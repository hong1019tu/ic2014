==> flow/design.v <==
module STI_DAC(clk ,reset, load, pi_data, pi_length, pi_fill, pi_msb, pi_low, pi_end,
	       so_data, so_valid,
	       pixel_finish, pixel_dataout, pixel_addr,
	       pixel_wr);
input		clk, reset;
input		load, pi_msb, pi_low, pi_end; 
input	[15:0]	pi_data;
input	[1:0]	pi_length;
input		pi_fill;
output reg		so_data, so_valid;
output reg  pixel_finish, pixel_wr;
output reg [7:0] pixel_addr;
output reg [7:0] pixel_dataout;
reg [10:0] pix_count,count;
reg [10:0]so_count,cur,next;
reg[1:0] prev_length;
reg prev_msb,prev_low,prev_fill;
reg [7:0]prev_data;
always@(negedge clk or posedge reset)begin
	if(reset)begin
		pixel_addr <= -8'd1;
		pix_count <= -11'd1;
	end
	else begin
	pixel_wr <= 1'd0;
	if (so_count == 9 || so_count == 17 || so_count == 25 || so_count == 33) begin
		pixel_wr <= 1'd1;
		pixel_addr <= pixel_addr + 1;
		pix_count <= pix_count + 1;
	end
	end
end
always @(posedge clk or posedge reset) begin
	if(reset)begin
		so_valid <= 1'd0;
		so_count <= -11'd1;
		count <= 11'd1;
	end
	else begin
		if(so_count <= 11'd8 && so_count >= 11'd1)begin
			if(so_data <= 11'd8)begin
				pixel_dataout[8 - so_count] <= so_data;
			end
		end
		else if(so_count <= 11'd16 && so_count >= 11'd9)begin
			if(so_data <= 11'd16)begin
				pixel_dataout[16-so_count] <= so_data;
			end
		end
		else if(so_count <= 11'd24 && so_count >= 11'd17)begin
			if(so_data <= 17)begin
				pixel_dataout[24-so_count] <= so_data;
			end
		end
		else if(so_count <= 11'd32 && so_count >= 11'd25)begin
			if(so_data <= 32)begin
				pixel_dataout[32-so_count] <= so_data;
			end
	 	end
		so_count <= so_count + 11'd1;
		case (cur)
		0:begin
			if (so_count == -11'd1) begin
				so_valid <= 1'd1;
			end
			else if(so_count >= 11'd0 && so_count <= 7 )begin
				so_data <= pi_data[so_count];
			end
			else if(so_count == 11'd8)begin
				so_valid <= 1'd0;
			end
			else if (so_count == 11'd9) begin
				so_count <= -11'd1;
				prev_length <= pi_length;
				prev_msb <= pi_msb;
				prev_fill <= pi_fill;
				prev_low <= pi_low;
				prev_data <= pi_data;
			end
		end
		1:begin
			if (so_count == -11'd1) begin
				so_valid <= 1'd1;
			end
			else if(so_count >= 11'd0 && so_count <= 7 )begin
				so_data <= pi_data[7 - so_count];
			end
			else if(so_count == 11'd8)begin
				so_valid <= 1'd0;
			end
			else if (so_count == 11'd9) begin
				so_count <= -11'd1;
				prev_length <= pi_length;
				prev_msb <= pi_msb;
				prev_fill <= pi_fill;
				prev_low <= pi_low;
				prev_data <= pi_data;
			end
		end
		2:begin
			if (so_count == -11'd1) begin
				so_valid <= 1'd1;
			end
			else if(so_count >= 11'd0 && so_count <= 7 )begin
				so_data <= pi_data[8 + so_count];
			end
			else if(so_count == 11'd8)begin
				so_valid <= 1'd0;
			end
			else if (so_count == 11'd9) begin
				so_count <= -11'd1;
				prev_length <= pi_length;
				prev_msb <= pi_msb;
				prev_fill <= pi_fill;
				prev_low <= pi_low;
				prev_data <= pi_data;
			end
		end
		3:begin
			if (so_count == -11'd1) begin
				so_valid <= 1'd1;
			end
			else if(so_count >= 11'd0 && so_count <= 7 )begin
				so_data <= pi_data[15 - so_count];
			end
			else if(so_count == 11'd8)begin
				so_valid <= 1'd0;
			end
			else if (so_count == 11'd9) begin
				so_count <= -11'd1;
				prev_length <= pi_length;
				prev_msb <= pi_msb;
				prev_fill <= pi_fill;
				prev_low <= pi_low;
				prev_data <= pi_data;
			end
		end
		4:begin
			if (so_count == -11'd1) begin
					so_valid <= 1'd1;
				end
				else if(so_count <= 11'd15 && so_count >= 11'd0)begin
					so_data <= pi_data[so_count];
				end
				else if(so_count == 11'd16)begin
					so_valid <= 1'd0;
				end
				else if (so_count == 11'd17) begin
					so_count <= -11'd1;
					prev_length <= pi_length;
					prev_msb <= pi_msb;
					prev_fill <= pi_fill;
					prev_low <= pi_low;
					prev_data <= pi_data;
				end
		end
		5:begin
			if (so_count == -11'd1) begin
				so_valid <= 1'd1;
			end
			else if(so_count <= 11'd15 && so_count >= 11'd0)begin
				so_data <= pi_data[15-so_count];
			end
			else if(so_count == 11'd16)begin
				so_valid <= 1'd0;
			end
			else if (so_count == 11'd17) begin
				so_count <= -11'd1;
				prev_length <= pi_length;
				prev_msb <= pi_msb;
				prev_fill <= pi_fill;
				prev_low <= pi_low;
				prev_data <= pi_data;
			end
		end
		6:begin
			if (so_count == -11'd1) begin
				so_valid <= 1'd1;
			end
			else if(so_count <= 11'd23 && so_count >= 11'd0)begin
				if(so_count > 11'd15)begin
					so_data <= 1'd0;	
				end
				else begin
					so_data <= pi_data[so_count];		
				end
			end
			else if(so_count == 11'd24)begin
				so_valid <= 1'd0;
			end
			else if (so_count == 11'd25) begin
				so_count <= -11'd1;
				prev_length <= pi_length;
				prev_msb <= pi_msb;
				prev_fill <= pi_fill;
				prev_low <= pi_low;
				prev_data <= pi_data;
			end
		end
		7:begin
			if (so_count == -11'd1) begin
				so_valid <= 1'd1;
			end
			else if(so_count <= 11'd23 && so_count >= 11'd0)begin
				if(so_count < 11'd8)begin
					so_data <= 1'd0;
				end
				else begin
					so_data <= pi_data[23-so_count];
				end
			end
			else if(so_count == 11'd24)begin
				so_valid <= 1'd0;
			end
			else if (so_count == 11'd25) begin
				so_count <= -11'd1;
				prev_length <= pi_length;
				prev_msb <= pi_msb;
				prev_fill <= pi_fill;
				prev_low <= pi_low;
				prev_data <= pi_data;
			end
		end
		8:begin
			if (so_count == -11'd1) begin
				so_valid <= 1'd1;
			end
			else if(so_count <= 11'd23 && so_count >= 11'd0)begin
				if(so_count < 11'd8)begin
					so_data <= 1'd0;
				end
				else begin
					so_data <= pi_data[so_count-8];	
				end
			end
			else if(so_count == 11'd24)begin
				so_valid <= 1'd0;
			end
			else if (so_count == 11'd25) begin
				so_count <= -11'd1;
				prev_length <= pi_length;
				prev_msb <= pi_msb;
				prev_fill <= pi_fill;
				prev_low <= pi_low;
				prev_data <= pi_data;
			end
		end
		9:begin
			if (so_count == -11'd1) begin
				so_valid <= 1'd1;
			end
			else if(so_count <= 11'd23 && so_count >= 11'd0)begin
				if(so_count > 11'd15)begin
					so_data <= 1'd0;
				end
				else begin
					so_data <= pi_data[15-so_count];
				end
			end
			else if(so_count == 11'd24)begin
				so_valid <= 1'd0;
			end
			else if (so_count == 11'd25) begin
				so_count <= -11'd1;
				prev_length <= pi_length;
				prev_msb <= pi_msb;
				prev_fill <= pi_fill;
				prev_low <= pi_low;
				prev_data <= pi_data;
			end
		end
		10:begin
			if (so_count == -11'd1) begin
					so_valid <= 1'd1;
				end
				else if( so_count <= 11'd31 && so_count >= 11'd0)begin
					if(so_count > 11'd15)begin
						so_data <= 1'd0;	
					end
					else begin
						so_data <= pi_data[so_count];
					end
				end
				else if(so_count == 11'd32)begin
					so_valid <= 1'd0;
				end
				else if (so_count == 11'd33) begin
					so_count <= -11'd1;
					prev_length <= pi_length;
					prev_msb <= pi_msb;
					prev_fill <= pi_fill;
					prev_low <= pi_low;
					prev_data <= pi_data;
				end
		end
		11:begin
			if (so_count == -11'd1) begin
					so_valid <= 1'd1;
				end
				else if( so_count <= 11'd31 && so_count >= 11'd0)begin
					if(so_count < 11'd16)begin
						so_data <= 1'd0;
					end
					else begin
						so_data <= pi_data[31-so_count];	
					end
				end
				else if(so_count == 11'd32)begin
					so_valid <= 1'd0;
				end
				else if (so_count == 11'd33) begin
					so_count <= -11'd1;
					prev_length <= pi_length;
					prev_msb <= pi_msb;
					prev_fill <= pi_fill;
					prev_low <= pi_low;
					prev_data <= pi_data;
				end
		end
		12:begin
			if (so_count == -11'd1) begin
					so_valid <= 1'd1;
				end
				else if( so_count <= 11'd31 && so_count >= 11'd0)begin
					if(so_count < 11'd16)begin
						so_data <= 1'd0;
					end
					else begin
						so_data <= pi_data[so_count-16];	
					end
				end
				else if(so_count == 11'd32)begin
					so_valid <= 1'd0;
				end
				else if (so_count == 11'd33) begin
					so_count <= -11'd1;
					prev_length <= pi_length;
					prev_msb <= pi_msb;
					prev_fill <= pi_fill;
					prev_low <= pi_low;
					prev_data <= pi_data;
				end
		end
		13:begin
			if (so_count == -11'd1) begin
					so_valid <= 1'd1;
				end
				else if( so_count <= 11'd31 && so_count >= 11'd0)begin
					if(so_count > 11'd15)begin
						so_data <= 1'd0;	
					end
					else begin
						so_data <= pi_data[15-so_count];
					end
				end
				else if(so_count == 11'd32)begin
					so_valid <= 1'd0;
				end
				else if (so_count == 11'd33) begin
					so_count <= -11'd1;
					prev_length <= pi_length;
					prev_msb <= pi_msb;
					prev_fill <= pi_fill;
					prev_low <= pi_low;
					prev_data <= pi_data;
				end
		end
		14:begin
			so_data <= 1'd0;
			so_count <= so_count + 1;
			if(so_count == 11'd33)begin
				so_count <= -11'd1;
			end
		end	
		endcase
	end
	end
always@(*)begin
	if(prev_length != pi_length || pi_msb != prev_msb || pi_fill != prev_fill || pi_low != prev_low || prev_data !=pi_data )begin
		case (pi_length)
			2'b00:begin
				if (pi_low == 1'd0) begin
					if(pi_msb == 1'd0)begin
						cur = 0;
					end
					else begin
						cur = 1;
					end
				end
				else begin
					if(pi_msb == 1'd0)begin
						cur = 2;
					end
					else begin
						cur = 3;
					end
				end
			end
			2'b01:begin
				if (pi_msb == 1'd0) begin
					cur = 4;
				end
				else begin
					cur = 5;
				end
			end
			2'b10:begin
				if (pi_fill == 1'd0) begin
					if(pi_msb == 1'd0)begin
						cur = 6;
					end
					else begin
						cur = 7;
					end
				end
				else begin
					if(pi_msb == 1'd0)begin
						cur = 8;
					end
					else begin
						cur = 9;
					end
				end
			end
			2'b11:begin
				if (pi_fill == 1'd0) begin
					if(pi_msb == 1'd0)begin
						cur = 10;
					end
					else begin
						cur = 11;
					end
				end
				else begin
					if(pi_msb == 1'd0)begin
						cur = 12;
					end
					else begin
						cur = 13;
					end
				end
			end  
		endcase
	end
	else begin
		cur = 14;
	end
	if(pix_count == 255)begin 
	  pixel_finish = 1'd1;
	end
	else begin
		pixel_finish = 0;
	end
end
endmodule
Step by step through the tools: STI_DAC

The steps from the RTL of STI_DAC to its reports follow in flow order.
Lines are those of the file above, counted from 1.
Operators: Yosys type, input widths -> output width; for muxes data width and select width s.
Cell names lack the library's common part.
A cell with -- has no value.

Top module: STI_DAC
Clock input: clk
Library: sky130hd
Timing corner: tt_025C_1v80

After elaboration

Source: Yosys, flattened and elaborated, memories not mapped. Widths are those after wreduce. Registers that Yosys merges into a memory's read port (data or address) are not register bits. Print and check cells do not count.

Bitwise gates (word level): 13
Equality and inequality tests: 87
Shift-type cells: 16
Add/subtract/negate cells: 19
Multiplexer cells: 173
Reduce/logical cells: 29
Magnitude comparators: 20

Operator list:

| cell                   | number |
| $mux 11                | 18 |
| $mux 8                 | 24 |
| $shift 1x33->8         | 4 |
| $shift 1x33->8 const A | 4 |
| $neg 32->33            | 4 |
| $mux 1                 | 103 |
| $eq 11x4->1 const B    | 9 |
| $shiftx 16x12->1       | 6 |
| $ne 2x2->1 const B     | 40 |
| $pmux 11 s5            | 1 |
| $sub 5x11->12 const A  | 4 |
| $eq 11x3->1 const B    | 4 |
| $le 11x5->1 const B    | 4 |
| $eq 11x5->1 const B    | 4 |
| $pmux 11 s4            | 1 |
| $mux 2                 | 17 |
| $add 11x1->11 const B  | 3 |
| $and 8x8->8            | 4 |
| $or 8x8->8             | 4 |
| $not 8->8              | 4 |
| $pmux 8 s4             | 1 |
| $reduce_and 30->1      | 1 |
| $sub 4x11->12 const A  | 2 |
| $ge 11x1->1 const B    | 2 |
| $eq 11x2->1 const B    | 2 |
| $le 11x4->1 const B    | 2 |
| $ge 11x5->1 const B    | 2 |
| $eq 11x6->1 const B    | 2 |

Other operator kinds: 48; their cells: 81.

Flip-flop bits (word level): 54
Cells after elaboration: 369
Input port bits: 25
Output and inout port bits: 20

Logic depth

Yosys ltp: most cells in a row. Word level: on the elaborated netlist, between registers, memories and ports. Mapped: between sequential cells and ports; inverters and the memories' decode and read muxes count.

Depth in word-level cells: 11
ABC_AREA: 0
Mapped depth: 25
Mapped depth without buffers: 21

Netlist

Yosys stat after the flow's synthesis: flattened, memories mapped to cells. It holds for the ABC_AREA given above (unset counts as 0); a run with the other value may have another netlist.
The area totals of this step are shown rounded.

Cell count: 909
Buffer cells: 55
Area of sequential cells: 1500 sq um
Cell area after synthesis: 7160 sq um
Mapped flip-flops: 54

Cells by type:

| type     | number | area in all (sq um) |
| dfstp_2  | 30     | 788.256 |
| edfxtp_1 | 23     | 690.662 |
| ha_1     | 40     | 500.48 |
| xnor2_1  | 48     | 420.403 |
| mux4_2   | 16     | 360.346 |
| nand2_1  | 87     | 326.563 |
| nor2_1   | 82     | 307.795 |
| nand3_1  | 49     | 245.235 |
| xor2_1   | 28     | 245.235 |
| o21ai_0  | 47     | 235.226 |
| a21oi_1  | 41     | 205.197 |
| nand4_1  | 30     | 187.68 |
| clkbuf_1 | 41     | 153.898 |
| nor3_1   | 29     | 145.139 |
| nor4_1   | 23     | 143.888 |
| o211ai_1 | 17     | 127.622 |
| mux2i_1  | 12     | 120.115 |
| a211oi_1 | 14     | 105.101 |

Other cell types: 66; their cells: 252.

Hand-over note for STI_DAC

Measured data: module STI_DAC, platform sky130hd, 2 stored runs of the flow under differing settings, order arbitrary. Input and output delays are each 20% of the period that was set; the output load is 0.01 pF.
By "reached clock period" is meant the clock period of the run minus its worst setup slack. This is arithmetic on one report: input and output delays are still those of the set period (20% each).
The results are shown rounded.
Among the settings, - means not set for that run.
Among the results, - means that no value is shown for the run.

| name                                 | run 1 | run 2 |
| period_ns                            | 9.03  | 3.62  |
| CAP_MARGIN                           | 20    | 20    |
| CORE_MARGIN                          | 2     | 2     |
| CORE_UTILIZATION                     | 40    | 46    |
| SLEW_MARGIN                          | 20    | 30    |
| SETUP_SLACK_MARGIN                   | -     | 0.1   |
| PLACE_DENSITY_LB_ADDON               | -     | 0.21  |
| CORE_ASPECT_RATIO                    | -     | 1.07  |
| CTS_CLUSTER_SIZE                     | -     | 99    |
| CTS_CLUSTER_DIAMETER                 | -     | 106   |
| area of the die (sq um)              | 19000 | 16600 |
| lowest hold slack (ns)               | 0.484 | 0.502 |
| setup TNS (ns)                       | 0.000 | -15.7 |
| worst slack on setup checks (ns)     | 0.867 | -1.24 |
| synthesized cell area (sq um)        | 7160  | 7160  |
| reached clock period (ns)            | -     | 4.864 |
| post-layout utilization (%)          | 46.0  | 71.0  |
| std-cell area (final layout) (sq um) | 8010  | 10900 |

End of note.
